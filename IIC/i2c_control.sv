==> flow/design.v <==
`timescale 1ns/10ps
module i2c_bit_shift(
	Clk,
	Rst_n,
	Cmd,
	Go,
	Rx_DATA,
	Tx_DATA,
	Trans_Done,
	ack_o,
	i2c_sclk,
	i2c_sdat
);
	input Clk;
	input Rst_n;
	input [5:0]Cmd;  
	input Go;
	output reg[7:0]Rx_DATA;  
	input [7:0]Tx_DATA;
	output reg Trans_Done;  
	output reg ack_o;
	output reg i2c_sclk;   
	inout i2c_sdat;     
    reg i2c_sdat_o;
	parameter SYS_CLOCK = 50_000_000;
	parameter SCL_CLOCK = 400_000;
	localparam SCL_CNT_M = SYS_CLOCK/SCL_CLOCK/4 - 1;
    reg i2c_sdat_oe;  
    localparam 
		WR =  6'b000001,	 
		STA = 6'b000010,	 
		RD =  6'b000100,	 
		STO = 6'b001000,	 
		ACK = 6'b010000,	 
		NACK = 6'b100000;	 
    reg[19:0] div_cnt;
    reg en_div_cnt; 
    always @(posedge Clk or negedge Rst_n) begin
        if(!Rst_n)
            div_cnt <= 20'd0;
        else if(en_div_cnt)begin
            if(div_cnt < SCL_CNT_M)
                div_cnt <= div_cnt + 1'b1;
            else 
                div_cnt <= 20'd0;
        end
    end
    wire sclk_plus = div_cnt == SCL_CNT_M;  
    assign i2c_sdat =i2c_sdat_oe?(i2c_sdat_o?1'bz:1'b0):1'bz;
    reg [7:0]state;
	localparam
		IDLE = 		8'b00000001,
		GEN_STA = 	8'b00000010,
		WR_DATA = 	8'b00000100,
		RD_DATA = 	8'b00001000,
		CHECK_ACK = 8'b00010000,
		GEN_ACK = 	8'b00100000,
		GEN_STO = 	8'b01000000;
    reg [4:0]cnt;
    always@(posedge Clk or negedge Rst_n) 
        if(!Rst_n)
            begin
                Rx_DATA <= 8'd0;
                i2c_sdat_oe <= 1'b0;
                en_div_cnt <= 1'b0;
                i2c_sdat_o <= 1'd1;
                Trans_Done <= 1'b0;
                ack_o <= 1'b0;
                state <= IDLE;
                cnt <= 0;
            end
        else 
            begin
                case(state)
                IDLE:
                    begin
                        Trans_Done <= 1'b0;
                        i2c_sdat_oe <= 1'b1;
                        if(Go)
                            begin
                               en_div_cnt <= 1'b1; 
                                if(Cmd & STA)
                                    state <= GEN_STA;
                                else if(Cmd & RD)
                                    state <= RD_DATA;
                                else if(Cmd & WR)
                                    state <= WR_DATA;
                                else 
                                    state <= IDLE;
                            end
                        else 
                            begin
                               en_div_cnt <= 1'b0;
                               state <= IDLE; 
                            end
                    end
                GEN_STA:
                    begin
                        if(sclk_plus)
                            begin
                                if(cnt == 5'd3)
                                    cnt <= 5'd0;
                                else 
                                    cnt <= cnt + 1'b1;
                                case(cnt)
                                    5'd0:begin i2c_sdat_o <= 1'b1;i2c_sdat_oe <= 1'b1; end
                                    5'd1:begin i2c_sclk <= 1'b1; end
                                    5'd2:begin i2c_sdat_o <= 1'b0; end
                                    5'd3:begin i2c_sclk <= 1'b0; end
                                    default:begin i2c_sdat_o <= 1; i2c_sclk <= 1; i2c_sclk <= 1'b1;end
                                endcase
                                if(cnt ==3 )
                                    begin
                                        if(Cmd & WR)
                                            state <= WR_DATA;
                                    end
                            end
                    end
                WR_DATA:
                    begin
                        if(sclk_plus)begin
                            if(cnt == 5'd31)
                                cnt <= 5'd0;
                            else 
                                cnt <= cnt + 1'b1;
                            case(cnt)
                                0,4,8,12,16,20,24,28: begin i2c_sdat_oe <= 1'd1; i2c_sdat_o <= Tx_DATA[7-cnt[4:2]];i2c_sclk <= 1'b0; end  
                                1,5,9,13,17,21,25,29: begin i2c_sclk <= 1'b1; end
                                2,6,10,14,18,22,26,30:begin i2c_sclk <= 1'b1; end
                                3,7,11,15,19,23,27,31:begin i2c_sclk <= 1'b0; end
                                default:begin i2c_sdat_o <= 1; i2c_sclk <= 1;end
                            endcase
                            if(cnt == 5'd31)
                                state <= CHECK_ACK;
                        end
                    end
                RD_DATA:
                    begin
                        if(sclk_plus)begin
                            if(cnt == 31)
                               cnt <= 0;
                            else 
                                cnt <= cnt + 1'b1;
                            case(cnt)
                                0,4,8,12,16,20,24,28:begin i2c_sdat_oe <= 1'd0; i2c_sclk <= 0; end
                                1,5,9,13,17,21,25,29:begin i2c_sclk <= 1;end
                                2,6,10,14,18,22,26,30:begin i2c_sclk <= 1; Rx_DATA <= {Rx_DATA[6:0],i2c_sdat}; end
                                3,7,11,15,19,23,27,31:begin i2c_sclk <= 0; end
                                default:begin i2c_sdat_o <= 1; i2c_sclk <= 1;end
                            endcase 
		        			if(cnt == 5'd31)begin
		        				state <= GEN_ACK;
		        			end
                        end
                    end
                CHECK_ACK:
                    begin
                        if(sclk_plus)
                            begin
                                if(cnt == 3)
                                   cnt <= 0;
                                else 
                                   cnt <= cnt + 1'b1;
                                case(cnt)
                                    5'd0:begin i2c_sdat_oe <= 1'd0; i2c_sclk <= 0;  end
                                    5'd1:begin i2c_sclk <= 1; end
                                    5'd2:begin i2c_sclk <= 1; ack_o <= i2c_sdat; end
                                    5'd3:begin i2c_sclk <= 0; end
                                    default:begin i2c_sdat_o <= 1; i2c_sclk <= 1;end
                                endcase 
                                if(cnt == 3)begin
                                    if(Cmd & STO)
                                       state <= GEN_STO;
                                    else begin
		        						state <= IDLE;
		        						Trans_Done <= 1'b1;                                
                                    end     
                                end
                            end
                    end
			    GEN_ACK:
			    	begin
			    		if(sclk_plus)begin
			    			if(cnt == 3)
			    				cnt <= 0;
			    			else
			    				cnt <= cnt + 1'b1;
			    			case(cnt)
			    				0:begin 
			    						i2c_sdat_oe <= 1'd1;
			    						i2c_sclk <= 0;
			    						if(Cmd & ACK)
			    							i2c_sdat_o <= 1'b0;
			    						else if(Cmd & NACK)
			    							i2c_sdat_o <= 1'b1;
			    					end
			    				1:begin i2c_sclk <= 1;end
			    				2:begin i2c_sclk <= 1;end
			    				3:begin i2c_sclk <= 0;end
			    				default:begin i2c_sdat_o <= 1; i2c_sclk <= 1;end
			    			endcase
			    			if(cnt == 3)begin
			    				if(Cmd & STO)
			    					state <= GEN_STO;
			    				else begin
			    					state <= IDLE;
			    					Trans_Done <= 1'b1;
			    				end
			    			end
			    		end
			    	end
			    GEN_STO:
			    	begin
			    		if(sclk_plus)begin
			    			if(cnt == 3)
			    				cnt <= 0;
			    			else
			    				cnt <= cnt + 1'b1;
			    			case(cnt)
			    				0:begin i2c_sdat_o <= 0; i2c_sdat_oe <= 1'd1;end
			    				1:begin i2c_sclk <= 1;end
			    				2:begin i2c_sdat_o <= 1; i2c_sclk <= 1;end
			    				3:begin i2c_sclk <= 1;end
			    				default:begin i2c_sdat_o <= 1; i2c_sclk <= 1;end
			    			endcase
			    			if(cnt == 3)begin
			    				Trans_Done <= 1'b1;
			    				state <= IDLE;
			    			end
			    		end
			    	end
                    default:state <= IDLE;
                endcase
            end
endmodule 
`timescale 1ns/10ps
module i2c_control(
    Clk,
    Rst_n,
    wrreg_req, 
    rdreg_req, 
    addr, 
    addr_mode, 
    wrdata, 
    rddata, 
    device_id, 
    RW_Done, 
    ack, 
    i2c_sclk,
	i2c_sdat
);
    input Clk;
    input Rst_n;
    input wrreg_req;
    input rdreg_req;
    input[15:0]addr;
    input addr_mode;
    input [7:0]wrdata;
    output reg[7:0] rddata;
    input [7:0]device_id;
    output reg RW_Done;
    output reg ack;
    output i2c_sclk;
	inout  i2c_sdat;
    reg [5:0]Cmd;
    reg Go;
    reg [7:0] Tx_DATA;
	i2c_bit_shift i2c_bit_shift(
		.Clk(Clk),
		.Rst_n(Rst_n),
		.Cmd(Cmd),
		.Go(Go),
		.Rx_DATA(Rx_DATA),
		.Tx_DATA(Tx_DATA),
		.Trans_Done(Trans_Done),
		.ack_o(ack_o),
		.i2c_sclk(i2c_sclk),
		.i2c_sdat(i2c_sdat)
	);
	reg [6:0]state;
	reg [7:0]cnt;
	localparam 
		WR =  6'b000001,	 
		STA = 6'b000010,	 
		RD =  6'b000100,	 
		STO = 6'b001000,	 
		ACK = 6'b010000,	 
		NACK = 6'b100000;	
    localparam
		IDLE = 7'b0000001,
		WR_REG = 7'b0000010,
		WAIT_WR_DONE = 7'b0000100,
		WR_REG_DONE = 7'b0001000,
		RD_REG = 7'b0010000,
		WAIT_RD_DONE = 7'b0100000,
		RD_REG_DONE = 7'b1000000;
    always@(posedge Clk or negedge Rst_n)
        if(!Rst_n)
            begin
               Cmd <= 6'd0;
               Tx_DATA <= 8'd0;
               Go <= 1'b0;
               rddata <= 8'd0;
               RW_Done <= 1'b0;
               state <= IDLE;
               ack <= 0;
            end
        else 
            begin
                case(state)
                    IDLE:
                        begin
                            cnt <= 8'd0;
                            ack <= 0;
                            RW_Done <= 1'b0;
                            if(wrreg_req)
                                state <= WR_REG;
                            else if(rdreg_req)
                                state <= RD_REG;
                            else 
                                 state <= IDLE;
                        end
                    WR_REG:
                        begin
                            state <= WAIT_WR_DONE;
                            case(cnt)
                                8'd0:write_byte(STA | WR,device_id);
                                8'd1:write_byte(WR,addr[15:8]);
                                8'd2:write_byte(WR,addr[7:0]);
                                8'd3:write_byte(WR|STO,wrdata);
                                default:;
                            endcase 
                        end
                    WAIT_WR_DONE:
                        begin
                            Go <= 1'b0;
                            if(Trans_Done)
                                begin
                                    ack <= ack | ack_o;
                                    case(cnt)
                                        8'd0:begin cnt <= 8'b1;state <= WR_REG; end
                                        8'd1:
                                        begin
                                            state <= WR_REG;
                                            if(addr_mode)
                                                cnt <= 2;
                                            else 
                                                cnt <= 3;
                                        end
                                        8'd2:
                                        begin
                                            state <= WR_REG; 
                                        end
                                        8'd3:
                                        begin
                                            state <= WR_REG_DONE;
                                        end
                                        default:state <= IDLE;
                                    endcase
                                end
                        end
                    WR_REG_DONE:
                        begin
                            RW_Done <= 1'b1;
				    	    state <= IDLE;
                        end
                    RD_REG:
                        begin
                            state <= WAIT_RD_DONE;
                            case(cnt)
                                8'd0:begin write_byte(STA | WR,device_id);end
                                8'd1:begin write_byte(WR,addr[15:8]);end
                                8'd2:begin write_byte(WR,addr[7:0]);end
                                8'd3:begin write_byte(STA | WR,device_id|8'd1);end
                                8'd4:begin read_byte(RD|STO|NACK);end
                            endcase 
                        end
                    WAIT_RD_DONE:
                        begin
                            Go <= 1'b0; 
                            if(Trans_Done)
                                begin
                                    if(cnt <= 3)
                                       ack <= ack | ack_o; 
                                    case(cnt)
                                        8'd0:begin cnt <= 1; state <= RD_REG;end
                                        8'd1:
                                            begin 
                                                state <= RD_REG;
        									    if(addr_mode)
										            cnt <= 2; 
									            else
										            cnt <= 3; 
                                            end
                                        8'd2:begin cnt <= 3; state <= RD_REG; end
                                        8'd3:begin cnt <= 4; state <= RD_REG; end
                                        8'd4:begin cnt <= 5; state <= RD_REG_DONE;end
                                        default:state <= IDLE;
                                    endcase
                                end
                        end
                    RD_REG_DONE:
                        begin
					        RW_Done <= 1'b1;
					        rddata <= Rx_DATA;
					        state <= IDLE;                            
                        end
                    default:state <= IDLE;
                endcase
            end
    task read_byte;
        input [5:0]Ctrl_Cmd;
        begin
            Cmd <= Ctrl_Cmd;
            Go <= 1'b1;
        end
    endtask
    task write_byte; 
        input [5:0] Ctrl_Cmd;
        input [7:0] write_data;
        begin
            Cmd <= Ctrl_Cmd;
            Tx_DATA <= write_data;
            Go <= 1'b1;
        end
    endtask
endmodule 
From RTL to reports: i2c_control --
What the tools print for i2c_control, step after step. Lines are those of the file above, counted from 1. Operators carry their Yosys type and port widths (W data, S select, Z words). Cell names lack the library's common part. A cell with n/a has no value.
Inputs: top module i2c_control, clock Clk, standard-cell library sky130hd, library corner tt_025C_1v80

After elaboration --
Counts by Yosys on the flattened word-level netlist (proc, flatten, opt, wreduce; memories kept). Register bits leave out memories and registers merged into their read ports (data or address). Print and check cells are left out. Cells with the same type and inputs are merged into one.
Storage and ports: register bits 73, bits of input ports 37, output and inout bits 12
Operators by class: add/subtract/negate cells 3, magnitude comparators 2, eq/ne operators 89, shift operators 1, multiplexer cells 90, bitwise gates (word level) 1, reductions and logical operators 44
Operators with widths (count):
- $mux W8 | 16
- $eq A5 B5 Y1 const B | 16
- $pmux W8 S4 | 2
- $pmux W8 S6 | 1
- $eq A5 B4 Y1 const B | 8
- $pmux W8 S5 | 1
- $ne A2 B1 Y1 const B | 19
- $mux W1 | 37
- $pmux W6 S3 | 2
- $pmux W7 S5 | 1
- $reduce_or A16 Y1 | 2
- $shiftx A8 B32 Y1 | 1
- $pmux W8 S2 | 2
- $mux W5 | 6
- $ne A2 B2 Y1 const B | 13
- $eq A8 B2 Y1 const B | 3
- $pmux W8 S3 | 1
- $mux W7 | 3
- $add A20 B1 Y20 const B | 1
- $lt A20 B5 Y1 const B | 1
- $eq A20 B5 Y1 const B | 1
- $eq A5 B3 Y1 const B | 4
- $mux W20 | 1
- $reduce_or A2 Y1 | 9
- $reduce_and A3 Y1 | 6
- $eq A8 B1 Y1 const B | 2
- $eq A8 B3 Y1 const B | 2
- $reduce_or A8 Y1 | 2
Not listed: further kinds 49, cells in them 67.

Depth --
Yosys ltp: most cells in a row. Word level: on the elaborated netlist, between registers, memories and ports. Mapped: between sequential cells and ports; inverters and the memories' decode and read muxes count.
Logic depth: word-level depth 5, ABC_AREA 0, gate-level depth with buffers 8

Netlist --
Source: synth_stat.txt of the flow (Yosys; design flattened, memories mapped). It holds for the ABC_AREA given above (unset counts as 0); a run with the other value may have another netlist.
Cell types (count):
- dfrtp_1 | 45
- nor2_1 | 27
- dfxtp_1 | 5
- ha_1 | 7
- inv_1 | 23
- nand2_1 | 23
- a21oi_1 | 16
- buf_4 | 10
- nand3_1 | 14
- o21ai_0 | 12
- nand4_1 | 9
- dfstp_2 | 2
- a31oi_1 | 7
- mux2i_1 | 4
- nor3_1 | 8
- nor4_1 | 6
- o22ai_1 | 6
- a22o_1 | 4
Not listed: further types 34, cells in them 67.
Synthesis totals: mapped cells 295, synthesis area 2767.7 um^2, flip-flops 53, buffer cells 20
The figures by module come from a second, unflattened synthesis with its own total; it is not the netlist above.
Unflattened totals: cells (unflattened synthesis) 358, area total of the unflattened synthesis 3480.8 um^2
Rows give one instance, submodules left out.
Modules:
- i2c_bit_shift | times used 1, cells 201, area 1921.8 um^2
- i2c_control | times used 1, cells 157, area 1559.0 um^2

Worst setup path after synthesis --
Source: OpenSTA report_checks on the synthesized netlist (no wires, ideal clock, input and output delay 20% of the period each), path of least setup slack; recovery checks are left aside. Register names are those of the netlist, which keeps one name where synthesis merged equal registers.
Timing post-synthesis: kind register to register, start point register i2c_bit_shift.cnt[1], end point register i2c_bit_shift.cnt[2], period 2040 ps, launch time at the first pin 0 ps, arrival 1768 ps, setup slack 143 ps, path delay 1897 ps, stages 6, buffers on the path 0, synthesis period reached 1897 ps
"path delay" = arrival - input delay + setup time. "stages" counts driving pins, that of a launching flip-flop among them; a cell with two outputs on the path counts twice. "synthesis period reached" is the clock period less the worst setup slack; recovery checks do not enter. This is arithmetic on one report: input and output delays are still those of the set period (20% each). Between the ends stands the longest chain of elaborated cells between them, by number of cells; it is not shown to be the way that was timed. Of several equally long chains one is given. A line is the first line of the expression or statement that the cell stems from. Yosys adds cells for indexed reads and writes and turns some case tables into memories. At most two assigning lines are given for a register; there are more.
Between the ends, post-synthesis: cells stage by stage dfrtp_1 -> ha_1 -> or4b_4 -> mux2_4 -> a2111oi_4 -> o22ai_1, cells in the longest elaborated chain 4, elaborated cells on any way between the ends 8, those cells by class add/sub (1); eq/ne (2); mux (5)
Ends and longest elaborated chain, post-synthesis:
- from (decl) | RTL line 59 | reg [4:0]cnt;
- from (assign) | RTL line 104 | cnt <= cnt + 1'b1;
- from (assign) | RTL line 125 | cnt <= cnt + 1'b1;
- $add A5 B1 Y5 | RTL line 218 | cnt <= cnt + 1'b1;
- $mux W5 | RTL line 215 | if(cnt == 3)
- $mux W5 | RTL line 214 | if(sclk_plus)begin
- $pmux W5 S2 | RTL line 74 | case(state)
- to (assign) | RTL line 104
- to (assign) | RTL line 125
- to (decl) | RTL line 59

Path in the finished layout --
From the final timing report of record 2: the path of least setup slack in the routed layout; clock arrival at registers is part of the times. The path's times are printed in steps of 10 ps; the period is the one set.
Timing after layout: kind register to register, start point register i2c_bit_shift.div_cnt[2], end point register i2c_bit_shift.div_cnt[13], period 2590 ps, launch time at the first pin 290 ps, arrival 2210 ps, setup slack 520 ps, stages 5, buffers on the path 0
Between the ends stands the longest chain of elaborated cells between them, by number of cells; it is not shown to be the way that was timed. Of several equally long chains one is given. At most two assigning lines are given for a register; there are more.
Between the ends, after layout: cells stage by stage dfrtp_1 -> and3_1 -> nand2_1 -> a21oi_1 -> nor2_1, cells in the longest elaborated chain 2, elaborated cells on any way between the ends 3, source lines of those cells 2, those cells by class add/sub (1); compare (1); mux (1)
Ends and longest elaborated chain, after layout:
- from (decl) | RTL line 36 | reg[19:0] div_cnt;
- from (assign) | RTL line 40 | div_cnt <= 20'd0;
- from (assign) | RTL line 43 | div_cnt <= div_cnt + 1'b1;
- $add A20 B1 Y20 | RTL line 43
- $mux W20 | RTL line 42 | if(div_cnt < SCL_CNT_M)
- to (assign) | RTL line 40
- to (assign) | RTL line 43
- to (decl) | RTL line 36

Data sheet: physical implementation of i2c_control

Module i2c_control, platform sky130hd: 2 stored runs of the flow (Yosys, OpenROAD) with differing settings, in no particular order. Input and output delays are each 20% of the period that was set; the output load is 0.01 pF.
"reached clock period" = clock period - worst setup slack. The figure is calculated, with input and output delays left at 20% of the set period.
"worst path time" = time allowed to the worst setup path (clock period - input delay - output delay, where it has them) - its slack; a late launch clock adds to it, a late capture clock takes from it.
"power consumption" is the tool's figure for a default switching activity; nothing was simulated.
"worst path time" is known to 10 ps.

* Record 1 | settings: period_ns 3.49; CORE_UTILIZATION 70; SETUP_SLACK_MARGIN 0.63; PLACE_DENSITY 0.77; CORE_MARGIN 8; CELL_PAD_IN_SITES_GLOBAL_PLACEMENT 3; TNS_END_PERCENT 70; GPL_TIMING_DRIVEN 0; GPL_ROUTABILITY_DRIVEN 1; MAX_ROUTING_LAYER met4; CAP_MARGIN 20; SLEW_MARGIN 20 | no results, placement failed with GPL-0301
* Record 2 | settings: period_ns 2.59; CORE_UTILIZATION 46; SETUP_SLACK_MARGIN 0.12; PLACE_DENSITY_LB_ADDON 0.26; CORE_ASPECT_RATIO 1.21; CELL_PAD_IN_SITES_GLOBAL_PLACEMENT 1; GPL_TIMING_DRIVEN 1; GPL_ROUTABILITY_DRIVEN 0; CTS_CLUSTER_DIAMETER 169; CAP_MARGIN 20; CORE_MARGIN 2; SLEW_MARGIN 20 | results: utilization after routing 50.8 %; reached clock period 2070 ps; worst path time 2070 ps; worst path kind register to register; setup TNS 0 ps; worst setup slack after layout 520 ps; power consumption 1.449 mW; chip area in the Yosys report 2767.7 um^2; die size 6656.1 um^2; standard-cell area after layout 2997.9 um^2
