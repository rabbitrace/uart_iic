==> flow/design.v <==
module uart_tx(
    input Clk,
    input Rst_n,
    input Send_en,
    input [7:0]data_byte,
    input [2:0]baud_Set,
    output reg Rs232_Tx,
    output reg Tx_Done,
    output reg uart_state 
);
    reg [15:0]bps_DR;
    reg [15:0]div_cnt;
    reg div_pulse;
    reg [3:0]bps_cnt;
    reg [7:0]r_data_type;
    localparam START_BIT = 1'b0;
    localparam STOP_BIT  = 1'b1;
    always@(posedge Clk or negedge Rst_n)
        if(!Rst_n)
            bps_DR <= 16'd5208;
        else 
            case(baud_Set)
                0: bps_DR <= 16'd5207;  
                1: bps_DR <= 16'd2603;  
                2: bps_DR <= 16'd1301;  
                3: bps_DR <= 16'd867;   
                4: bps_DR <= 16'd433;   
                default: bps_DR <= 16'd5208;
            endcase
    always@(posedge Clk or negedge Rst_n )
        if(!Rst_n)
            div_cnt <= 16'd0;
        else if(uart_state)
            begin
                if(div_cnt == bps_DR)
                    div_cnt <= 16'd0;
                else 
                    div_cnt <= div_cnt +1'b1;
            end
        else 
            div_cnt <= 16'd0;
    always@(posedge Clk or negedge Rst_n)
        if(!Rst_n)
            div_pulse <= 1'b0;
        else if(div_cnt == 16'd1)
            div_pulse <= 1'b1;
        else 
            div_pulse <= 1'b0;
    always@(posedge Clk or negedge Rst_n)
        if(!Rst_n)
            bps_cnt <= 4'd0;
        else if(bps_cnt == 4'd11)
            bps_cnt <= 4'd0;
        else if(div_pulse)
            bps_cnt <= bps_cnt + 1'b1;
     always@(posedge Clk or negedge Rst_n)
        if(!Rst_n)
            Tx_Done <= 1'b0;
        else if(bps_cnt == 4'd11)
            Tx_Done <= 1'b1;
        else
            Tx_Done <= 1'b0;
    always@(posedge Clk or negedge Rst_n)
        if(!Rst_n)
            uart_state <= 1'b0;
        else if(Send_en)
            uart_state <= 1'b1;
        else if(bps_cnt == 4'd11)
            uart_state <= 1'b0;
        else 
            uart_state <= uart_state;
    always@(posedge Clk or negedge Rst_n)
        if(!Rst_n)
            r_data_type <= 8'b0;
        else if(Send_en)
            r_data_type <= data_byte;
        else 
            r_data_type <= r_data_type;
    always@(posedge Clk or negedge Rst_n)
        if(!Rst_n)
            Rs232_Tx <= 1'b1;
        else 
            case(bps_cnt)
                0: Rs232_Tx <= 1'b1;
                1: Rs232_Tx <= START_BIT;
                2: Rs232_Tx <= r_data_type[0];
                3: Rs232_Tx <= r_data_type[1];
                4: Rs232_Tx <= r_data_type[2];
                5: Rs232_Tx <= r_data_type[3];
                6: Rs232_Tx <= r_data_type[4];
                7: Rs232_Tx <= r_data_type[5];
                8: Rs232_Tx <= r_data_type[6];
                9: Rs232_Tx <= r_data_type[7];
                10: Rs232_Tx <= STOP_BIT;
            default:Rs232_Tx <= 1'b1;
            endcase
endmodule 
; ---- Reports on uart_tx
; The steps from the RTL of uart_tx to its reports follow in flow order.
; Lines are those of the file above, counted from 1.
; Operators: Yosys type, input widths -> output width; for muxes data width and select width s.
; Library cell names are shortened.
; The mark n/a stands for no value.
[setup]
top = uart_tx
clock_port = Clk
library = sky130hd
corner = tt_025C_1v80

; ---- After elaboration
; Yosys after proc, flatten, opt, wreduce and memory -nomap, before mapping. Memory bits, and registers merged into a memory's read port (data or address), are not among the register bits. Print and check cells are not counted. Equal cells are merged and count once.
[word_totals]
register_bits = 45
output_inout_bits = 3
wordCells = 39
[op_classes]
n_addsub = 2
eq_ne = 16
muxes = 10
reduce_and_logical = 3
[op_table]
columns = operator, n
row1 = $pmux 13 s5, 1
row2 = $mux 16, 2
row3 = $add 16x1->16 const B, 1
row4 = $eq 16x1->1 const B, 1
row5 = $eq 16x13->1, 1
row6 = $eq 4x3->1 const B, 4
row7 = $eq 4x4->1 const B, 3
row8 = $pmux 1 s9, 1
row9 = $eq 4x2->1 const B, 2
row10 = $mux 4, 2
row11 = $eq 3x2->1 const B, 2
row12 = $reduce_bool 2->1, 2
row13 = $add 4x1->4 const B, 1
row14 = $eq 4x1->1 const B, 1
row15 = $mux 1, 4
row16 = $eq 3x1->1 const B, 1
row17 = $eq 3x3->1 const B, 1
row18 = $logic_not 3->1, 1

; ---- Depth
; Yosys ltp: most cells in a row. Word level: on the elaborated netlist, between registers, memories and ports. Mapped: between sequential cells and ports; inverters and the memories' decode and read muxes count.
[logic_depth]
ltp_word = 3
ABC_AREA = 0
ltp_mapped = 6

; ---- Mapped cells and area
; Yosys stat after the flow's synthesis: flattened, memories mapped to cells. It holds for the ABC_AREA given above (unset counts as 0); a run with the other value may have another netlist.
; The area totals of this step are shown rounded.
[synth_totals]
cell_count = 197
area_um2 = 2200
seq_area_um2 = 1100
ff_cells = 45
n_buf = 8
[by_type]
columns = cell_type, n, area_total_um2
row1 = dfrtp_1, 39, 975.936
row2 = xnor2_1, 21, 183.926
row3 = dfstp_2, 6, 157.651
row4 = mux2_2, 7, 78.826
row5 = nor2_1, 21, 78.826
row6 = ha_1, 6, 75.072
row7 = o21ai_0, 11, 55.053
row8 = inv_1, 14, 52.55
row9 = nand3_1, 9, 45.043
row10 = xor2_1, 5, 43.792
row11 = nand4_1, 6, 37.536
row12 = nand2_1, 8, 30.029
row13 = o41ai_4, 1, 27.526
row14 = nor4_1, 4, 25.024
row15 = o31ai_1, 3, 22.522
row16 = nand4_4, 1, 21.27
row17 = buf_2, 4, 20.019
row18 = nor3_1, 4, 20.019
; Not listed: further types 22, cells in them 27.

; ---- Timing after synthesis
; OpenSTA on the mapped netlist: ideal clock, no wires. The path of least setup slack (recovery checks aside). Input and output delay are each 20% of the period. Register names are those of the netlist, which keeps one name where synthesis merged equal registers.
[synth_timing]
path_kind = register -> register
start = register div_cnt[8]
end = register div_cnt[10]
tclk_ps = 2100
arrival_ps = 1472
required_ps = 1981
path_slack_ps = 509
delay_ps = 1591
path_stages = 7
n_path_buf = 2
synth_period_reached_ps = 1591
; "delay_ps" is the arrival time less input delay plus setup time.
; "path_stages" counts driving pins, that of a launching flip-flop among them; a cell with two outputs on the path counts twice.
; "synth_period_reached_ps" = period - worst setup slack (recovery checks aside). The figure is calculated, with input and output delays left at 20% of the set period.
; The rows between start and end are the longest chain of elaborated cells between them; the timing report does not say that the signal goes this way. Where chains are equally long, one stands for them.
; A line is the first line of the expression or statement that the cell stems from. Yosys adds cells for indexed reads and writes and turns some case tables into memories.
; A register here has more assigning lines than the two given.
[synth_between]
cell_sequence = dfrtp_1 buf_2 xnor2_1 nand4_1 o41ai_4 buf_4 nor2_1
elab_chain_len = 3
[synth_lines]
columns = item, line_no
row1 = from (decl), 12  ; reg [15:0]div_cnt;
row2 = from (assign), 32  ; div_cnt <= 16'd0;
row3 = from (assign), 38  ; div_cnt <= div_cnt +1'b1;
row4 = $add 16x1->16, 38
row5 = $mux 16, 35  ; if(div_cnt == bps_DR)
row6 = $mux 16, 33  ; else if(uart_state)
row7 = to (assign), 32
row8 = to (assign), 38
row9 = to (decl), 12

; ---- Worst path after layout
; Path of least setup slack in the final report of run 2 (OpenROAD, finished layout, wires in). Where an end is a register, its clock arrival counts in the times.
; The path's times are printed in steps of 10 ps; the period is the one set.
[layout_timing]
path_kind = register -> output
start = register Rs232_Tx
end = output port Rs232_Tx
tclk_ps = 2330
out_delay_ps = 470
arrival_ps = 1350
required_ps = 1860
path_slack_ps = 520
path_stages = 2
n_path_buf = 1
; A register here has more assigning lines than the two given.
[layout_between]
cell_sequence = dfstp_2 clkdlybuf4s50_1
elab_chain_len = 0
[layout_lines]
columns = item, line_no
row1 = from (decl), 7  ; output reg Rs232_Tx,
row2 = from (assign), 86  ; 2: Rs232_Tx <= r_data_type[0];
row3 = from (assign), 87  ; 3: Rs232_Tx <= r_data_type[1];
row4 = to (decl), 7

2 stored runs of uart_tx in the flow (synthesis by Yosys, layout by OpenROAD, sky130hd cells), in arbitrary order. Constraints: input delay and output delay 20% of the set period each, output load 0.01 pF.
"period_reached_ps" = clock period - worst setup slack. The figure is calculated, with input and output delays left at 20% of the set period.
"worst_setup_path_time_ps" = time allowed to the worst setup path (clock period - input delay - output delay, where it has them) - its slack; a late launch clock adds to it, a late capture clock takes from it.
By "power_uw" is meant OpenSTA's value without simulated activity: inputs other than the clock are taken to toggle once in ten clock periods, and the tool carries that through the logic.
"worst_setup_path_time_ps" is known to 10 ps.
The results are shown rounded.

# run 1
==> flow/run.sh <==
#!/bin/bash
# the make line also repeats the synthesis and layout settings of config.mk as NAME=value (left out here)
make -C /OpenROAD-flow-scripts/flow DESIGN_CONFIG=/design/flow/config.mk WORK_HOME=/design/flow/orfs CLKGATE_MAP_FILE= finish
==> flow/config.mk <==
export PLATFORM = sky130hd
export DESIGN_NAME = uart_tx
export DESIGN_NICKNAME = uart_tx
export VERILOG_FILES = /design/flow/design.v
export SDC_FILE = /design/flow/constraint.sdc
export NUM_CORES = 4
export LEC_CHECK = 0
export CAP_MARGIN = 10
export CELL_PAD_IN_SITES_GLOBAL_PLACEMENT = 1
export CORE_MARGIN = 2
export CORE_UTILIZATION = 72
export CTS_CLUSTER_DIAMETER = 164
export GPL_ROUTABILITY_DRIVEN = 0
export MIN_ROUTING_LAYER = met1
export PLACE_DENSITY_LB_ADDON = 0.25
export SLEW_MARGIN = 40
export TNS_END_PERCENT = 15
==> flow/constraint.sdc <==
create_clock -name core_clock -period 2.92 [get_ports {Clk}]
set_input_delay 0.5840 -clock core_clock [delete_from_list [all_inputs] [get_ports {Clk}]]
set_output_delay 0.5840 -clock core_clock [all_outputs]
set_load 0.01 [all_outputs]

==> run 1: results <==
outcome="stopped before the end: placement reported FLW-0024"

# run 2
==> flow/run.sh <==
#!/bin/bash
# the make line also repeats the synthesis and layout settings of config.mk as NAME=value (left out here)
make -C /OpenROAD-flow-scripts/flow DESIGN_CONFIG=/design/flow/config.mk WORK_HOME=/design/flow/orfs CLKGATE_MAP_FILE= finish
==> flow/config.mk <==
export PLATFORM = sky130hd
export DESIGN_NAME = uart_tx
export DESIGN_NICKNAME = uart_tx
export VERILOG_FILES = /design/flow/design.v
export SDC_FILE = /design/flow/constraint.sdc
export NUM_CORES = 4
export LEC_CHECK = 0
export CAP_MARGIN = 20
export CELL_PAD_IN_SITES_DETAIL_PLACEMENT = 1
export CELL_PAD_IN_SITES_GLOBAL_PLACEMENT = 1
export CORE_ASPECT_RATIO = 1.13
export CORE_MARGIN = 8
export CORE_UTILIZATION = 39
export PLACE_DENSITY_LB_ADDON = 0.14
export SLEW_MARGIN = 20
export TNS_END_PERCENT = 40
==> flow/constraint.sdc <==
create_clock -name core_clock -period 2.33 [get_ports {Clk}]
set_input_delay 0.4660 -clock core_clock [delete_from_list [all_inputs] [get_ports {Clk}]]
set_output_delay 0.4660 -clock core_clock [all_outputs]
set_load 0.01 [all_outputs]

==> run 2: results <==
period_reached_ps=1813
total_negative_slack_ps=0
worst_setup_slack_ps=520
synth_chip_area_um2=2200
power_uw=2200
final_cell_area_um2=2500
worst_setup_path_time_ps=1350
critical_path_type="register -> output"
total_die_area_um2=8200
final_util_pct=47
