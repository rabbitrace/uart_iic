==> flow/design.v <==
module uart_rx(
    input Rs232_Rx,
    input [2:0] Baud_Set,
    input Clk,
    input Rst_n,
    output reg [7:0]Data_Byte,
    output reg Rx_Done
);
    reg r1_Rs232_Rx,r2_Rs232_Rx;
    reg s1_Rs232_Rx,s2_Rs232_Rx;
    wire neg;
    reg [15:0] bps_DR;
    reg [15:0] div_cnt;
    reg div_pulse;
    reg [7:0]pulse_cnt;
    reg [2:0] START_BIT,STOP_BIT;
    reg [2:0] r_data_byte[7:0];
    reg RX_en;
    assign neg = !s1_Rs232_Rx && s2_Rs232_Rx;
    always@(posedge Clk or negedge Rst_n)
        if(!Rst_n)
            begin
                r1_Rs232_Rx <= 1'b0;
                r2_Rs232_Rx <= 1'b0;
            end
        else 
            begin
                r1_Rs232_Rx <= Rs232_Rx;
                r2_Rs232_Rx <= r1_Rs232_Rx;
            end
    always@(posedge Clk or negedge Rst_n)
        if(!Rst_n)
            begin
                s1_Rs232_Rx <= 1'b0;
                s2_Rs232_Rx <= 1'b0;
            end
        else 
            begin
                s1_Rs232_Rx <= r2_Rs232_Rx;
                s2_Rs232_Rx <= s1_Rs232_Rx;
            end
    always@(posedge Clk or negedge Rst_n)
        if(!Rst_n)
            bps_DR <= 16'd0;
        else 
            case(Baud_Set)
                0:bps_DR <= 16'd324;
                1:bps_DR <= 16'd162;
                2:bps_DR <= 16'd80;
                3:bps_DR <= 16'd53;
                4:bps_DR <= 16'd26;
            endcase
    always@(posedge Clk or negedge Rst_n)
        if(!Rst_n)
            div_cnt <= 16'd0;
        else if(div_cnt == bps_DR)
            div_cnt <= 16'd0;
        else 
            div_cnt <= div_cnt + 1'b1;
    always@(posedge Clk or negedge Rst_n)
        if(!Rst_n)
            div_pulse <= 1'd0;
        else if(div_cnt == 16'd1)
            div_pulse <= 1'd1;
        else 
            div_pulse <= 1'b0;   
    always@(posedge Clk or negedge Rst_n)
        if(!Rst_n)
            pulse_cnt <= 8'd0;
        else if(pulse_cnt == 16'd159 || (pulse_cnt ==8'd12 && (START_BIT >2)))
            pulse_cnt <= 8'd0;
        else if(div_pulse)
            pulse_cnt <= pulse_cnt + 1'b1; 
        else 
            pulse_cnt <= pulse_cnt ;
    always@(posedge Clk or negedge Rst_n )
        if(!Rst_n)
            Rx_Done <=1'b0;
        else if(pulse_cnt == 8'd159)
            Rx_Done <=1'b1;
        else 
            Rx_Done <=1'b0;
    always@(posedge Clk or negedge Rst_n)
        if(!Rst_n)
            begin
                START_BIT <= 3'd0;
                r_data_byte[0] <= 3'd0;
                r_data_byte[1] <= 3'd0;
                r_data_byte[2] <= 3'd0;
                r_data_byte[3] <= 3'd0;
                r_data_byte[4] <= 3'd0;
                r_data_byte[5] <= 3'd0;
                r_data_byte[6] <= 3'd0;
                r_data_byte[7] <= 3'd0;
                STOP_BIT <= 3'd0;
            end
        else if(div_pulse)
            begin
            case(pulse_cnt )
                0:
                    begin
                        START_BIT <= 3'd0;
                        r_data_byte[0] <= 3'd0;
                        r_data_byte[1] <= 3'd0;
                        r_data_byte[2] <= 3'd0;
                        r_data_byte[3] <= 3'd0;
                        r_data_byte[4] <= 3'd0;
                        r_data_byte[5] <= 3'd0;
                        r_data_byte[6] <= 3'd0;
                        r_data_byte[7] <= 3'd0;
                        STOP_BIT <= 3'd0;
                    end
                6,7,8,9,10,11:  START_BIT <= START_BIT + r2_Rs232_Rx;
                22,23,24,25,26,27: r_data_byte[0] <= r_data_byte[0] + r2_Rs232_Rx;
                38,39,40,41,42,43:r_data_byte[1] <= r_data_byte[1] + r2_Rs232_Rx;
                54,55,56,57,58,59:r_data_byte[2] <= r_data_byte[2] + r2_Rs232_Rx;
                70,71,72,73,74,75:r_data_byte[3] <= r_data_byte[3] + r2_Rs232_Rx;
                86,87,88,89,90,91:r_data_byte[4] <= r_data_byte[4] + r2_Rs232_Rx;
                102,103,104,105,106,107:r_data_byte[5] <= r_data_byte[5] + r2_Rs232_Rx;
                118,119,120,121,122,123:r_data_byte[6] <= r_data_byte[6] + r2_Rs232_Rx;
                134,135,136,137,138,139:r_data_byte[7] <= r_data_byte[7] + r2_Rs232_Rx;
                150,151,152,153,154,155:STOP_BIT <= STOP_BIT + r2_Rs232_Rx; 
                default: 
                    begin
                        START_BIT <= START_BIT;
                        r_data_byte[0] <=  r_data_byte[0];
                        r_data_byte[1] <=  r_data_byte[1];
                        r_data_byte[2] <=  r_data_byte[2];
                        r_data_byte[3] <=  r_data_byte[3];
                        r_data_byte[4] <=  r_data_byte[4];
                        r_data_byte[5] <=  r_data_byte[5];
                        r_data_byte[6] <=  r_data_byte[6];
                        r_data_byte[7] <=  r_data_byte[7];
                        STOP_BIT <= STOP_BIT;                       
                    end               
            endcase
            end
        always@(posedge Clk or negedge Rst_n)
            if(!Rst_n)
                Data_Byte <= 8'd0;
            else if(pulse_cnt == 8'd159)
                begin
                   Data_Byte[0] <=  r_data_byte[0][2];
                   Data_Byte[1] <=  r_data_byte[1][2];
                   Data_Byte[2] <=  r_data_byte[2][2]; 
                   Data_Byte[3] <=  r_data_byte[3][2];
                   Data_Byte[4] <=  r_data_byte[4][2];
                   Data_Byte[5] <=  r_data_byte[5][2];
                   Data_Byte[6] <=  r_data_byte[6][2]; 
                   Data_Byte[7] <=  r_data_byte[7][2];              
                end
endmodule 
### Tool chain data of uart_rx

Tool output for the design above, in the order of the flow.
Line numbers count from 1 in the design file above.
Cell names lack the library's common part.
Not given: --

| design | value |
|---|---|
| top module | uart_rx |
| clock port | Clk |
| standard-cell library | sky130hd |
| timing corner | tt_025C_1v80 |

### After elaboration

Counts by Yosys on the flattened word-level netlist (proc, flatten, opt, wreduce). Print and check cells are left out. Cells with the same type and inputs are merged into one.

| word-level totals | value |
|---|---|
| register bits after elaboration | 79 |
| bits of input ports | 6 |
| output and inout bits | 9 |
| elaborated cells | 146 |

| operators by class | value |
|---|---|
| add/sub/neg operators | 11 |
| magnitude comparators | 1 |
| eq/ne operators | 62 |
| mux-type cells | 15 |
| reductions and logical operators | 33 |

Operators by type and width:

| cell | count |
|---|---|
| 8-bit by 7-bit == test with 1-bit output with constant B | 24 |
| 8-bit by 6-bit == test with 1-bit output with constant B | 12 |
| 16-bit parallel mux with 5-bit select | 1 |
| 8-bit == test with constant B | 7 |
| 6-bit OR reduction | 9 |
| 3-bit parallel mux with 2-bit select | 9 |
| 8-bit by 5-bit == test with 1-bit output with constant B | 6 |
| 8-bit by 4-bit == test with 1-bit output with constant B | 5 |
| 3-bit by 1-bit adder with 3-bit output | 9 |
| 2-bit nonzero test | 10 |
| 2-bit AND reduction | 9 |
| 16-bit by 1-bit adder with 16-bit output with constant B | 1 |
| 16-bit by 1-bit == test with 1-bit output with constant B | 1 |
| 16-bit == test | 1 |
| 8-bit by 3-bit == test with 1-bit output with constant B | 2 |
| 16-bit two-way mux | 1 |
| 8-bit two-way mux | 2 |
| 8-bit by 1-bit adder with 8-bit output with constant B | 1 |
| 8-bit logical NOT | 1 |
| 3-bit by 2-bit == test with 1-bit output with constant B | 2 |
| 5-bit nonzero test | 1 |
| 3-bit by 1-bit == test with 1-bit output with constant B | 1 |
| 3-bit by 2-bit > comparator with 1-bit output with constant B | 1 |
| 3-bit == test with constant B | 1 |
| 3-bit logical NOT | 1 |
| 1-bit two-way mux | 2 |
| 1-bit logical AND | 1 |
| 1-bit logical OR | 1 |

### Longest topological paths

Depth = most cells in a row (Yosys ltp): at word level without a register or memory, in the mapped netlist without a sequential cell, where the memories' decode and read muxes count.

| logic depth | value |
|---|---|
| depth in word-level cells | 4 |
| ABC_AREA | 0 |
| mapped depth | 7 |
| mapped depth without buffers | 6 |

### After synthesis

The flow's flattened synthesis, as Yosys stat reports it; memories are mapped. The netlist is that of the ABC_AREA named above (0 if unset); the other value can give another one.

Cells by type:

| cell | count |
|---|---|
| dfrtp_1 | 72 |
| ha_1 | 24 |
| xnor2_1 | 24 |
| mux2i_1 | 18 |
| nand2_1 | 45 |
| nor2_1 | 35 |
| inv_1 | 22 |
| nand3_1 | 15 |
| nand4_1 | 10 |
| buf_6 | 5 |
| mux2_1 | 5 |
| o21ai_0 | 11 |
| xor2_1 | 6 |
| nor4_2 | 4 |
| mux2_2 | 4 |
| and4_1 | 5 |
| o22ai_1 | 5 |
| a21oi_1 | 6 |

Other cell types: 35; their cells: 59.

| mapped netlist | value |
|---|---|
| cells in the netlist | 375 |
| chip area (Yosys) | 3,881.2 um^2 |
| sequential area | 1,801.7 um^2 |
| flip-flops | 72 |
| buffers | 15 |

### Path before layout

Path of least setup slack by OpenSTA after synthesis, without wires, with an ideal clock, recovery checks aside; 20% of the period is set as input and as output delay. Where synthesis merged equal registers, the netlist keeps one of their names.

| timing path post-synthesis | value |
|---|---|
| kind | register to register |
| start point | register pulse_cnt[0] |
| end point | register r_data_byte[6][2] |
| period | 2,410 ps |
| time at the first pin | 0 ps |
| arrival time | 1,790 ps |
| data required time | 2,284 ps |
| path slack | 493 ps |
| delay of the path | 1,916 ps |
| stages on the path | 7 |
| path buffers | 0 |
| synthesis period reached | 1,917 ps |

"delay of the path" is the arrival time less input delay plus setup time.
"stages on the path" counts driving pins, that of a launching flip-flop among them; a cell with two outputs on the path counts twice.
"synthesis period reached" = period - worst setup slack (recovery checks aside). The figure is calculated, with input and output delays left at 20% of the set period.
Between the ends stands the longest chain of elaborated cells between them, by number of cells; it is not shown to be the way that was timed. Of several equally long chains one is given.
Each line given opens the expression or statement behind the cell; cells for indexed reads and writes are added by Yosys, which also makes memories of some case tables.
At most two assigning lines are given for a register; there are more.

| between the ends, post-synthesis | value |
|---|---|
| path through | dfrtp_1 -> inv_1 -> ha_1 -> nor4_2 -> o22ai_1 -> and4_2 -> a311o_1 |
| cells in the longest elaborated chain | 4 |
| elaborated cells on any way between the ends | 11 |
| RTL lines with such cells | 1 |
| classes of those cells | 6 x eq/ne; 1 x mux; 4 x reduce/logical |

RTL lines, path post-synthesis:

| element | line | source |
|---|---|---|
| from (decl) | 15 | `reg [7:0]pulse_cnt;` |
| from (assign) | 73 | `pulse_cnt <= pulse_cnt + 1'b1;` |
| from (assign) | 75 | `pulse_cnt <= pulse_cnt ;` |
| 8-bit by 7-bit == test with 1-bit output | 99 | `case(pulse_cnt )` |
| 6-bit OR reduction | 99 |  |
| 2-bit nonzero test | -- |  |
| 2-bit AND reduction | -- |  |
| to (assign) | 120 | `118,119,120,121,122,123:r_data_byte[6] <= r_data_byte[6] + r2_Rs232_Rx;` |
| to (assign) | 132 | `r_data_byte[6] <=  r_data_byte[6];` |
| to (decl) | 17 | `reg [2:0] r_data_byte[7:0];` |

### Worst path after layout

Path of least setup slack in the final report of run 1 (OpenROAD, finished layout, wires in). Where an end is a register, its clock arrival counts in the times.
The path's times are printed in steps of 10 ps; the period is the one set.

| timing path after layout | value |
|---|---|
| kind | register to register |
| start point | register pulse_cnt[0] |
| end point | register r_data_byte[5][2] |
| period | 2,190 ps |
| time at the first pin | 340 ps |
| arrival time | 2,340 ps |
| data required time | 2,420 ps |
| path slack | 90 ps |
| stages on the path | 7 |
| path buffers | 0 |

Between the ends stands the longest chain of elaborated cells between them, by number of cells; it is not shown to be the way that was timed. Of several equally long chains one is given.
At most two assigning lines are given for a register; there are more.

| between the ends, after layout | value |
|---|---|
| path through | dfrtp_1 -> inv_1 -> ha_1 -> o21ai_2 -> o22a_4 -> or3_4 -> a311o_1 |
| cells in the longest elaborated chain | 4 |
| elaborated cells on any way between the ends | 11 |
| RTL lines with such cells | 1 |
| classes of those cells | 6 x eq/ne; 1 x mux; 4 x reduce/logical |

RTL lines, path after layout:

| element | line | source |
|---|---|---|
| from (decl) | 15 | `reg [7:0]pulse_cnt;` |
| from (assign) | 73 | `pulse_cnt <= pulse_cnt + 1'b1;` |
| from (assign) | 75 | `pulse_cnt <= pulse_cnt ;` |
| 8-bit by 7-bit == test with 1-bit output | 99 | `case(pulse_cnt )` |
| 6-bit OR reduction | 99 |  |
| 2-bit nonzero test | -- |  |
| 2-bit AND reduction | -- |  |
| to (assign) | 119 | `102,103,104,105,106,107:r_data_byte[5] <= r_data_byte[5] + r2_Rs232_Rx;` |
| to (assign) | 131 | `r_data_byte[5] <=  r_data_byte[5];` |
| to (decl) | 17 | `reg [2:0] r_data_byte[7:0];` |

==> results <==
Record of 2 stored runs of the RTL-to-layout flow on uart_rx, platform sky130hd. The runs are unordered. Constraints: input delay and output delay 20% of the set period each, output load 0.01 pF.
"period reached" is the run's clock period less its worst setup slack. It is reckoned from that one timing run; input and output delays stay at 20% of the period that was set.
"time on the worst setup path" = time allowed to the worst setup path (clock period - input delay - output delay, where it has them) - its slack; a late launch clock adds to it, a late capture clock takes from it.
By "power consumption" is meant OpenSTA's value without simulated activity: inputs other than the clock are taken to toggle once in ten clock periods, and the tool carries that through the logic.
"time on the worst setup path" is known to 10 ps.
Settings: -- = not set for that run.

| run | period_ns | CORE_UTILIZATION | PLACE_DENSITY_LB_ADDON | CORE_MARGIN | GPL_ROUTABILITY_DRIVEN | CTS_CLUSTER_SIZE | CAP_MARGIN | SLEW_MARGIN | SETUP_SLACK_MARGIN | PLACE_DENSITY | CORE_ASPECT_RATIO | CELL_PAD_IN_SITES_GLOBAL_PLACEMENT | CELL_PAD_IN_SITES_DETAIL_PLACEMENT | ABC_AREA | GPL_TIMING_DRIVEN | CTS_CLUSTER_DIAMETER | synthesized cell area (um^2) | full die area (um^2) | standard-cell area after layout (um^2) | utilization after routing | setup slack of the worst path (ps) | total negative slack on setup checks (ps) | power consumption (mW) | period reached (ps) | time on the worst setup path (ps) | worst setup path kind |
|---|---|---|---|---|---|---|---|---|---|---|---|---|---|---|---|---|---|---|---|---|---|---|---|---|---|---|
| run 1 | 2.19 | 57 | 0.07 | 9 | 0 | 47 | 20 | 20 | -- | -- | -- | -- | -- | -- | -- | -- | 3,881.2 | 10,103.3 | 4,307.9 | 0.667 | 88 | 0 | 3.425 | 2,102 | 2,100 | register to register |
| run 2 | 2.72 | 47 | -- | 6 | -- | -- | 0 | 30 | -0.02 | 0.42 | 0.59 | 2 | 1 | 0 | 1 | 208 | 3,881.2 | 10,658.9 | 4,317.9 | 0.562 | 340 | 0 | 2.932 | 2,380 | 2,380 | register to register |
